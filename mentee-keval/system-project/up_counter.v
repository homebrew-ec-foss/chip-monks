==> flow/design.v <==
module mux(
input [3:0]	val,
output reg [6:0]	seg
);
	always @(*) begin
		case(val)		 
			4'd0	: seg <= 7'b0111111;
			4'd1	: seg <= 7'b0000110;
			4'd2	: seg <= 7'b1011011;
			4'd3	: seg <= 7'b1001111;
			4'd4	: seg <= 7'b1100110;
			4'd5	: seg <= 7'b1101101;
			4'd6	: seg <= 7'b1111101;
			4'd7	: seg <= 7'b0000111;
			4'd8	: seg <= 7'b1111111;
			4'd9	: seg <= 7'b1101111;
			4'd10	: seg <= 7'b1110111;  
			4'd11	: seg <= 7'b1111100;  
			4'd12	: seg <= 7'b0111001;  
			4'd13	: seg <= 7'b1011110;  
			4'd14	: seg <= 7'b1111001;  
			4'd15	: seg <= 7'b1110001;  
			default	: seg <= 7'b0000000; 
		endcase
	end
endmodule
module up_counter(
    input wire clk,
    input wire reset,
    input wire slow_clk,
    output wire [3:0] val,
    output wire [6:0] seg
);
    reg [3:0] count = 0;
    assign val = count;
    mux u0 (.val(count), .seg(seg));
    always @(posedge clk) begin
        if (reset)
            count <= 4'd0;
        else if (slow_clk)
            count <= (count == 4'd15) ? 4'd0 : count + 1;
    end
endmodule
### From RTL to reports: up_counter

Tool output for the design above, in the order of the flow.
Lines are those of the file above, counted from 1.
Operators: Yosys type, input widths -> output width; for muxes data width and select width s.
Cell names lack the library's common part.
The mark -- stands for no value.

| set-up | value |
|---|---|
| top module | up_counter |
| clock port | clk |
| standard-cell library | sky130hd |
| library corner | tt_025C_1v80 |

### Elaborated design

Yosys after proc, flatten, opt, wreduce and memory -nomap, before mapping. Enables and synchronous resets that opt folds into registers are not counted as muxes. Memory bits, and registers merged into a memory's read port (data or address), are not among the register bits. Print and check cells are not counted. Equal cells are merged and count once.
Yosys's memory passes give these memory sizes; they may raise the number of words (mostly to a power of two), join words into wider ones and drop unused or constant bits.

| cells by class | value |
|---|---|
| $add $sub $neg | 1 |
| muxes and demuxes | 1 |
| equal/unequal tests | 1 |

Operators with widths:

| cell | count |
|---|---|
| $add 4x1->4 const B | 1 |
| $eq 4x4->1 const B | 1 |
| $mux 4 | 1 |

| storage and ports | value |
|---|---|
| bits in registers | 4 |
| output and inout bits | 11 |
| memories kept | 1 |
| bits in read-only memories | 112 |

Memory list:

| memory | depth | width | read ports | wr ports | line | text |
|---|---|---|---|---|---|---|
| (name not given) | 16 | 7 | 1 | 0 | 6 | `case(val)` |

### Depth

Yosys ltp: most cells in a row. Word level: on the elaborated netlist, between registers, memories and ports. Mapped: between sequential cells and ports; inverters and the memories' decode and read muxes count.

| logic depth | value |
|---|---|
| depth after elaboration | 2 |
| ABC_AREA | 0 |
| depth in mapped cells | 5 |
| depth with buffers taken out | 5 |

### After synthesis

Yosys stat after the flow's synthesis: flattened, memories mapped to cells. It holds for the ABC_AREA given above (unset counts as 0); a run with the other value may have another netlist.

| synthesis totals | value |
|---|---|
| cells in the netlist | 55 |
| mapped flip-flops | 4 |
| synthesis area | 0.0004354 mm^2 |
| area of sequential cells | 0.0000801 mm^2 |

Cell types:

| cell | count | total area (um^2) |
|---|---|---|
| ha_1 | 8 | 100.096 |
| dfxtp_1 | 4 | 80.077 |
| inv_1 | 6 | 22.522 |
| mux4_2 | 1 | 22.522 |
| nor2_1 | 6 | 22.522 |
| xor2_1 | 2 | 17.517 |
| a21oi_1 | 3 | 15.014 |
| buf_2 | 3 | 15.014 |
| nand2_1 | 4 | 15.014 |
| o21ai_0 | 3 | 15.014 |
| nor2b_1 | 2 | 12.512 |
| buf_6 | 1 | 11.261 |
| a41o_1 | 1 | 10.01 |
| mux2i_1 | 1 | 10.01 |
| nor3_1 | 2 | 10.01 |
| o32a_1 | 1 | 10.01 |
| xnor2_1 | 1 | 8.758 |
| a22oi_1 | 1 | 7.507 |

Not listed: further types 5, cells in them 5.
The figures by module come from a second, unflattened synthesis with its own total; it is not the netlist above.

| unflattened totals | value |
|---|---|
| cell total of the unflattened synthesis | 53 |
| area (unflattened synthesis) | 0.0004679 mm^2 |

Each row is one instance without its submodules.

By module:

| module | times used | cells | sequential area (mm^2) | area (mm^2) |
|---|---|---|---|---|
| mux | 1 | 33 | 0 | 0.0002878 |
| up_counter | 1 | 20 | 0.0000801 | 0.0001802 |

### Timing after synthesis

Path of least setup slack by OpenSTA after synthesis, without wires, with an ideal clock, recovery checks aside; 20% of the period is set as input and as output delay. Where synthesis merged equal registers, the netlist keeps one of their names.

| timing post-synthesis | value |
|---|---|
| kind | register to output |
| start point | register count[0] |
| end point | output seg[3] |
| stages on the path | 6 |
| slack | 0.536 ns |
| period | 2.55 ns |
| data arrival time | 1.504 ns |
| delay of the path | 1.504 ns |
| synthesis period reached | 2.014 ns |

"delay of the path" is the arrival time less input delay plus setup time.
A path that ends at an output port has no setup time.
"stages on the path" counts driving pins, that of a launching flip-flop among them; a cell with two outputs on the path counts twice.
"synthesis period reached" is the clock period less the worst setup slack; recovery checks do not enter. This is arithmetic on one report: input and output delays are still those of the set period (20% each).
Between the ends stands the longest chain of elaborated cells between them, by number of cells; it is not shown to be the way that was timed. Of several equally long chains one is given.
A line is the first line of the expression or statement that the cell stems from. Yosys adds cells for indexed reads and writes and turns some case tables into memories.
The chain passes a memory read, where the word-level depth is cut; so it can be longer than that depth.

| between the ends, post-synthesis | value |
|---|---|
| cells stage by stage | dfxtp_1 inv_1 ha_1 inv_1 mux4_2 inv_1 |
| length of the longest elaborated chain | 1 |
| elaborated cells on any way between the ends | 1 |
| RTL lines with such cells | 1 |

Ends and longest elaborated chain, post-synthesis:

| what | line | text |
|---|---|---|
| start, declared | 34 | `reg [3:0] count = 0;` |
| start, assigned | 39 | `count <= 4'd0;` |
| start, assigned | 41 | `count <= (count == 4'd15) ? 4'd0 : count + 1;` |
| $mem_v2 16x7 | 6 | `case(val)` |
| end, declared | 32 | `output wire [6:0] seg` |

### Path in the finished layout

From the final timing report of entry B: the path of least setup slack in the routed layout; clock arrival at registers is part of the times.

| timing after layout | value |
|---|---|
| kind | register to output |
| start point | register count[0] |
| end point | output seg[3] |
| data arrival time | 1.56 ns |
| slack | -0.21 ns |
| period | 1.69 ns |
| stages on the path | 6 |

Between the ends stands the longest chain of elaborated cells between them, by number of cells; it is not shown to be the way that was timed. Of several equally long chains one is given.
The chain passes a memory read, where the word-level depth is cut; so it can be longer than that depth.

| between the ends, after layout | value |
|---|---|
| cells stage by stage | dfxtp_4 buf_4 ha_2 mux4_2 inv_1 buf_2 |
| length of the longest elaborated chain | 1 |
| elaborated cells on any way between the ends | 1 |
| RTL lines with such cells | 1 |

Ends and longest elaborated chain, after layout:

| what | line | text |
|---|---|---|
| start, declared | 34 | `reg [3:0] count = 0;` |
| start, assigned | 39 | `count <= 4'd0;` |
| start, assigned | 41 | `count <= (count == 4'd15) ? 4'd0 : count + 1;` |
| $mem_v2 16x7 | 6 | `case(val)` |
| end, declared | 32 | `output wire [6:0] seg` |

Settings and measured results of 2 stored flow runs for module up_counter (sky130hd), not sorted in any way. The constraints put input and output delay at 20% of the set period each and load the outputs with 0.01 pF.
"reached clock period" means the clock period less the worst setup slack. The figure is calculated, with input and output delays left at 20% of the set period.
By "critical setup path time" is meant the share of the clock period that the worst setup path is allowed (20% is reserved at inputs, 20% at outputs), minus its slack. Clock arrival times at its registers enter into it.
"total power of the final layout": no workload was simulated; the value follows from the tool's default switching activity.

#### Entry A

| setting | value |
|---|---|
| period_ns | `3.3` |
| CORE_UTILIZATION | `48` |
| PLACE_DENSITY | `0.52` |
| HOLD_SLACK_MARGIN | `0.11` |
| CORE_ASPECT_RATIO | `0.87` |
| CORE_MARGIN | `2` |
| CELL_PAD_IN_SITES_DETAIL_PLACEMENT | `2` |
| CTS_CLUSTER_DIAMETER | `30` |
| CAP_MARGIN | `0` |
| SLEW_MARGIN | `5` |

Incomplete, floorplanning halted on PDN-0185.

#### Entry B

| setting | value |
|---|---|
| period_ns | `1.69` |
| CAP_MARGIN | `20` |
| CORE_MARGIN | `2` |
| CORE_UTILIZATION | `40` |
| SLEW_MARGIN | `20` |

| result | value |
|---|---|
| setup TNS | -0.645 ns |
| total power of the final layout | 444.9 µW |
| worst hold slack | 0.644 ns |
| worst slack on setup checks | -0.210 ns |
| die outline area | 0.0013686 mm^2 |
| Yosys chip area after synthesis | 0.0004354 mm^2 |
| reached clock period | 1.900 ns |
| post-route utilization | 77.0 % |
| standard-cell area after routing | 0.000752 mm^2 |
| critical setup path time | 1.56 ns |
| critical path kind | register to output |
